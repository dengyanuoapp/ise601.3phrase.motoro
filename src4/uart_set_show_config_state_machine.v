==> flow/design.v <==
module uart_clkgen_10mhz_115200(
    clkUtx,
    nRst,
    clk10mhz
);
input   wire                clk10mhz;	 
input   wire                nRst;	 
output  reg                 clkUtx;	 
reg         [7:0]                   cnt;		
reg[2:0] uart_ctrl;	 
always @ (posedge clk10mhz or negedge nRst) begin
    if(!nRst) begin
        cnt                 <= 8'd43 ;
        clkUtx              <=  1'b0 ;
    end
    else begin
        if (cnt[7:1] == 7'd0 ) begin
            if ( clkUtx == 1'b1 ) begin
                cnt         <= 8'd43 ;
                clkUtx      <=  1'b0 ;
            end
            else begin
                cnt         <= 8'd44 ;
                clkUtx      <=  1'b1 ;
            end
        end
        else begin
            cnt             <= cnt - 8'd1 ;
        end
    end
end
endmodule
module uart_tx_only(
    uTx,
    txBusy,
    txData8,
    txStart,
    nRst,
    clk
);
output                          uTx;	 
output                          txBusy;	 
input   [7:0]                   txData8;	 
input                           txStart;		 
input                           nRst;		 
input                           clk;		 
assign uTx = 1'b1 ;
endmodule
module uart_set_show_config_state_machine(
    busDefault,
    busNow,
    uTx,
    clkUtx ,
    nRst,
    clk10mhz
);
input   wire    [32:0]       busDefault ;
output  wire    [32:0]       busNow ;
input   wire                clk10mhz;			 
input   wire                nRst;		 
output  wire                clkUtx;	
output  wire                uTx;	
wire            [7:0]       txData8;	
wire                        txBusy;		
assign txData8  =   'h08;
assign busNow   =   0 ;
uart_clkgen_10mhz_115200		
ucg01(	
    .clk10mhz(clk10mhz),	 
    .nRst(nRst),
    .clkUtx(clkUtx)
);
uart_tx_only
tx01(		
    .uTx(uTx),
    .txBusy(txBusy),
    .txData8(txData8),
    .txStart(1'b0),
    .nRst(nRst),
    .clk(clkUtx)
);
endmodule
=== Tool chain data of uart_set_show_config_state_machine ===
What the tools print for uart_set_show_config_state_machine, step after step.
Line numbers count from 1 in the design file above.
Operators: Yosys type, input widths -> output width; for muxes data width and select width s.
Not given: -

* Top: uart_set_show_config_state_machine
* Clock port: clk10mhz
* Cell library: sky130hd
* Library corner: tt_025C_1v80

=== After elaboration ===
Source: Yosys, flattened and elaborated, memories not mapped. Widths are those after wreduce; folded enables and synchronous resets count as part of the registers. Registers that Yosys merges into a memory's read port (data or address) are not register bits. Print and check cells do not count. Equal cells are merged and count once.

* Reductions and logical operators: 1
* Add/subtract/negate cells: 1
* Mux-type cells: 3

{| class="wikitable"
|+ Operator list
! cell !! number
|-
| $sub 8x1->8 const B || 1
|-
| $mux 8 || 1
|-
| $logic_not 7->1 || 1
|-
| $mux 3 || 1
|-
| $mux 1 || 1
|}

* Output and inout port bits: 35
* Flip-flop bits (word level): 9
* Bits of input ports: 35
* Word-level cells: 7

=== Depth ===
Depth = most cells in a row (Yosys ltp): at word level without a register or memory, in the mapped netlist without a sequential cell, where the memories' decode and read muxes count.

* Word-level depth: 2
* ABC_AREA: 0
* Mapped depth: 5

=== Netlist ===
The flow's flattened synthesis, as Yosys stat reports it; memories are mapped. The netlist is that of the ABC_AREA named above (0 if unset); the other value can give another one.

* Cells in the netlist: 72
* Buffer cells: 35
* Mapped flip-flops: 9
* Synthesis area: 698.2 µm²
* Sequential area: 230.2 µm²

{| class="wikitable"
|+ Cells by type
! cell !! number
|-
| sky130_fd_sc_hd__buf_4 || 34
|-
| sky130_fd_sc_hd__dfrtp_1 || 5
|-
| sky130_fd_sc_hd__dfstp_2 || 4
|-
| sky130_fd_sc_hd__mux2i_1 || 3
|-
| sky130_fd_sc_hd__xnor2_1 || 3
|-
| sky130_fd_sc_hd__or4_4 || 2
|-
| sky130_fd_sc_hd__inv_1 || 4
|-
| sky130_fd_sc_hd__ha_1 || 1
|-
| sky130_fd_sc_hd__o41a_2 || 1
|-
| sky130_fd_sc_hd__buf_6 || 1
|-
| sky130_fd_sc_hd__o21ai_0 || 2
|-
| sky130_fd_sc_hd__xor2_1 || 1
|-
| sky130_fd_sc_hd__and2_2 || 1
|-
| sky130_fd_sc_hd__conb_1 || 2
|-
| sky130_fd_sc_hd__nor3b_1 || 1
|-
| sky130_fd_sc_hd__o21bai_1 || 1
|-
| sky130_fd_sc_hd__o31ai_1 || 1
|-
| sky130_fd_sc_hd__a31oi_1 || 1
|}

Other cell types: 4; their cells: 4.
The figures by module come from a second, unflattened synthesis with its own total; it is not the netlist above.

* Cell total of the unflattened synthesis: 77
* Area total of the unflattened synthesis: 725.7 µm²

Rows give one instance, submodules left out.

{| class="wikitable"
|+ By module
! module !! times used !! cells !! seq. area (µm²) !! area (µm²)
|-
| uart_clkgen_10mhz_115200 || 1 || 38 || 230.2 || 447.9
|-
| uart_set_show_config_state_machine || 1 || 35 || 0.0 || 255.2
|-
| uart_tx_only || 1 || 4 || 0.0 || 22.5
|}

=== Path before layout ===
OpenSTA on the mapped netlist: ideal clock, no wires. The path of least setup slack (recovery checks aside). Input and output delay are each 20% of the period. Register names are those of the netlist, which keeps one name where synthesis merged equal registers.

* Path kind: reg2reg
* Start: register ucg01.cnt[4]
* End: register ucg01.cnt[4]
* Path slack: 1,271 ps
* Path delay: 1,739 ps
* Data required time: 2,890 ps
* Data arrival time: 1,619 ps
* Buffers on the path: 1
* Clock period: 3,010 ps
* Driving pins on the path: 5
* Synthesis period reached: 1,739 ps

"path delay" is the arrival time less input delay plus setup time.
"driving pins on the path" counts driving pins, that of a launching flip-flop among them; a cell with two outputs on the path counts twice.
"synthesis period reached" = period - worst setup slack (recovery checks aside). The figure is calculated, with input and output delays left at 20% of the set period.
Between the ends stands the longest chain of elaborated cells between them, by number of cells; it is not shown to be the way that was timed. Of several equally long chains one is given.
A line is the first line of the expression or statement that the cell stems from. Yosys adds cells for indexed reads and writes and turns some case tables into memories.
A register here has more assigning lines than the two given.

* Path through: sky130_fd_sc_hd__dfrtp_1 sky130_fd_sc_hd__or4_4 sky130_fd_sc_hd__or4_4 sky130_fd_sc_hd__buf_6 sky130_fd_sc_hd__and2_2
* Length of the longest elaborated chain: 2
* Elaborated cells between the ends (all ways): 3
* RTL lines with such cells: 2
* Those cells by class: 1 x add/sub; 1 x mux; 1 x reduce/logical

{| class="wikitable"
|+ Ends and longest elaborated chain, after synthesis
! what !! RTL line !! text
|-
| start: declaration || 9 || <nowiki>reg [7:0] cnt;</nowiki>
|-
| start: assignment || 13 || <nowiki>cnt                 <= 8'd43 ;</nowiki>
|-
| start: assignment || 28 || <nowiki>cnt             <= cnt - 8'd1 ;</nowiki>
|-
| $sub 8x1->8 || 28 ||
|-
| $mux 8 || 17 || <nowiki>if (cnt[7:1] == 7'd0 ) begin</nowiki>
|-
| end: assignment || 19 || <nowiki>cnt         <= 8'd43 ;</nowiki>
|-
| end: assignment || 28 ||
|-
| end: declaration || 9 ||
|}

=== Timing after layout ===
From the final timing report of flow run A: the path of least setup slack in the routed layout; clock arrival at registers is part of the times.
The report prints the path's times to 10 ps; the period is as set.

* Path kind: reg2reg
* Start: register ucg01.cnt[4]
* End: register ucg01.cnt[4]
* Clock period: 1,900 ps
* Path slack: 140 ps
* Driving pins on the path: 4
* Data required time: 2,050 ps
* Data arrival time: 1,910 ps
* Buffers on the path: 0

Between the ends stands the longest chain of elaborated cells between them, by number of cells; it is not shown to be the way that was timed. Of several equally long chains one is given.
A register here has more assigning lines than the two given.

* Path through: sky130_fd_sc_hd__dfrtp_1 sky130_fd_sc_hd__or4_4 sky130_fd_sc_hd__or4_4 sky130_fd_sc_hd__and2_2
* Length of the longest elaborated chain: 2
* Elaborated cells between the ends (all ways): 3
* RTL lines with such cells: 2
* Those cells by class: 1 x add/sub; 1 x mux; 1 x reduce/logical

{| class="wikitable"
|+ Ends and longest elaborated chain, post-layout
! what !! RTL line !! text
|-
| start: declaration || 9 || <nowiki>reg [7:0] cnt;</nowiki>
|-
| start: assignment || 13 || <nowiki>cnt                 <= 8'd43 ;</nowiki>
|-
| start: assignment || 28 || <nowiki>cnt             <= cnt - 8'd1 ;</nowiki>
|-
| $sub 8x1->8 || 28 ||
|-
| $mux 8 || 17 || <nowiki>if (cnt[7:1] == 7'd0 ) begin</nowiki>
|-
| end: assignment || 19 || <nowiki>cnt         <= 8'd43 ;</nowiki>
|-
| end: assignment || 28 ||
|-
| end: declaration || 9 ||
|}

uart_set_show_config_state_machine through Yosys and OpenROAD on sky130hd: 2 stored runs, unordered, with their settings and measured results. The constraints put input and output delay at 20% of the set period each and load the outputs with 0.01 pF.
"period achieved": clock period set for the run, less the worst setup slack. It is reckoned from that one timing run; input and output delays stay at 20% of the period that was set.
"allowed time less slack (worst setup path)" is the time allowed to the run's worst setup path (the clock period less input and output delay, where it has them) less its slack. Clock arrival times count: a late capture clock shortens it, a late launch clock lengthens it.
"total power of the final layout" is the tool's figure for a default switching activity; nothing was simulated.
"allowed time less slack (worst setup path)" is known to 10 ps.

=== Flow run A ===
{| class="wikitable"
! Setting !! Value
|-
| period_ns || 1.9
|-
| CAP_MARGIN || 20
|-
| CORE_MARGIN || 2
|-
| CORE_UTILIZATION || 40
|-
| SLEW_MARGIN || 20
|-
! Result !! Value
|-
| Post-synthesis cell area || 698.2 µm²
|-
| Total die area || 2,095.8 µm²
|-
| Period achieved || 1,756 ps
|-
| Setup slack of the worst path || 144 ps
|-
| Allowed time less slack (worst setup path) || 1,760 ps
|-
| Worst setup path kind || reg2reg
|-
| Standard-cell area of the final layout || 626.9 µm²
|-
| Total negative setup slack || 0 ps
|-
| Total power of the final layout || 375.9 uW
|}

=== Flow run B ===
{| class="wikitable"
! Setting !! Value
|-
| period_ns || 2.29
|-
| CORE_UTILIZATION || 37
|-
| SETUP_SLACK_MARGIN || 0.49
|-
| PLACE_DENSITY || 0.81
|-
| CORE_ASPECT_RATIO || 0.61
|-
| CORE_MARGIN || 4
|-
| TNS_END_PERCENT || 65
|-
| ABC_AREA || 1
|-
| GPL_TIMING_DRIVEN || 0
|-
| CAP_MARGIN || 10
|-
| SLEW_MARGIN || 20
|-
! Result !! Value
|-
| Post-synthesis cell area || 743.2 µm²
|-
| Total die area || 2,811.9 µm²
|-
| Period achieved || 1,653 ps
|-
| Setup slack of the worst path || 637 ps
|-
| Allowed time less slack (worst setup path) || 1,200 ps
|-
| Worst setup path kind || reg2out
|-
| Standard-cell area of the final layout || 944.7 µm²
|-
| Total negative setup slack || 0 ps
|-
| Total power of the final layout || 361.7 uW
|}
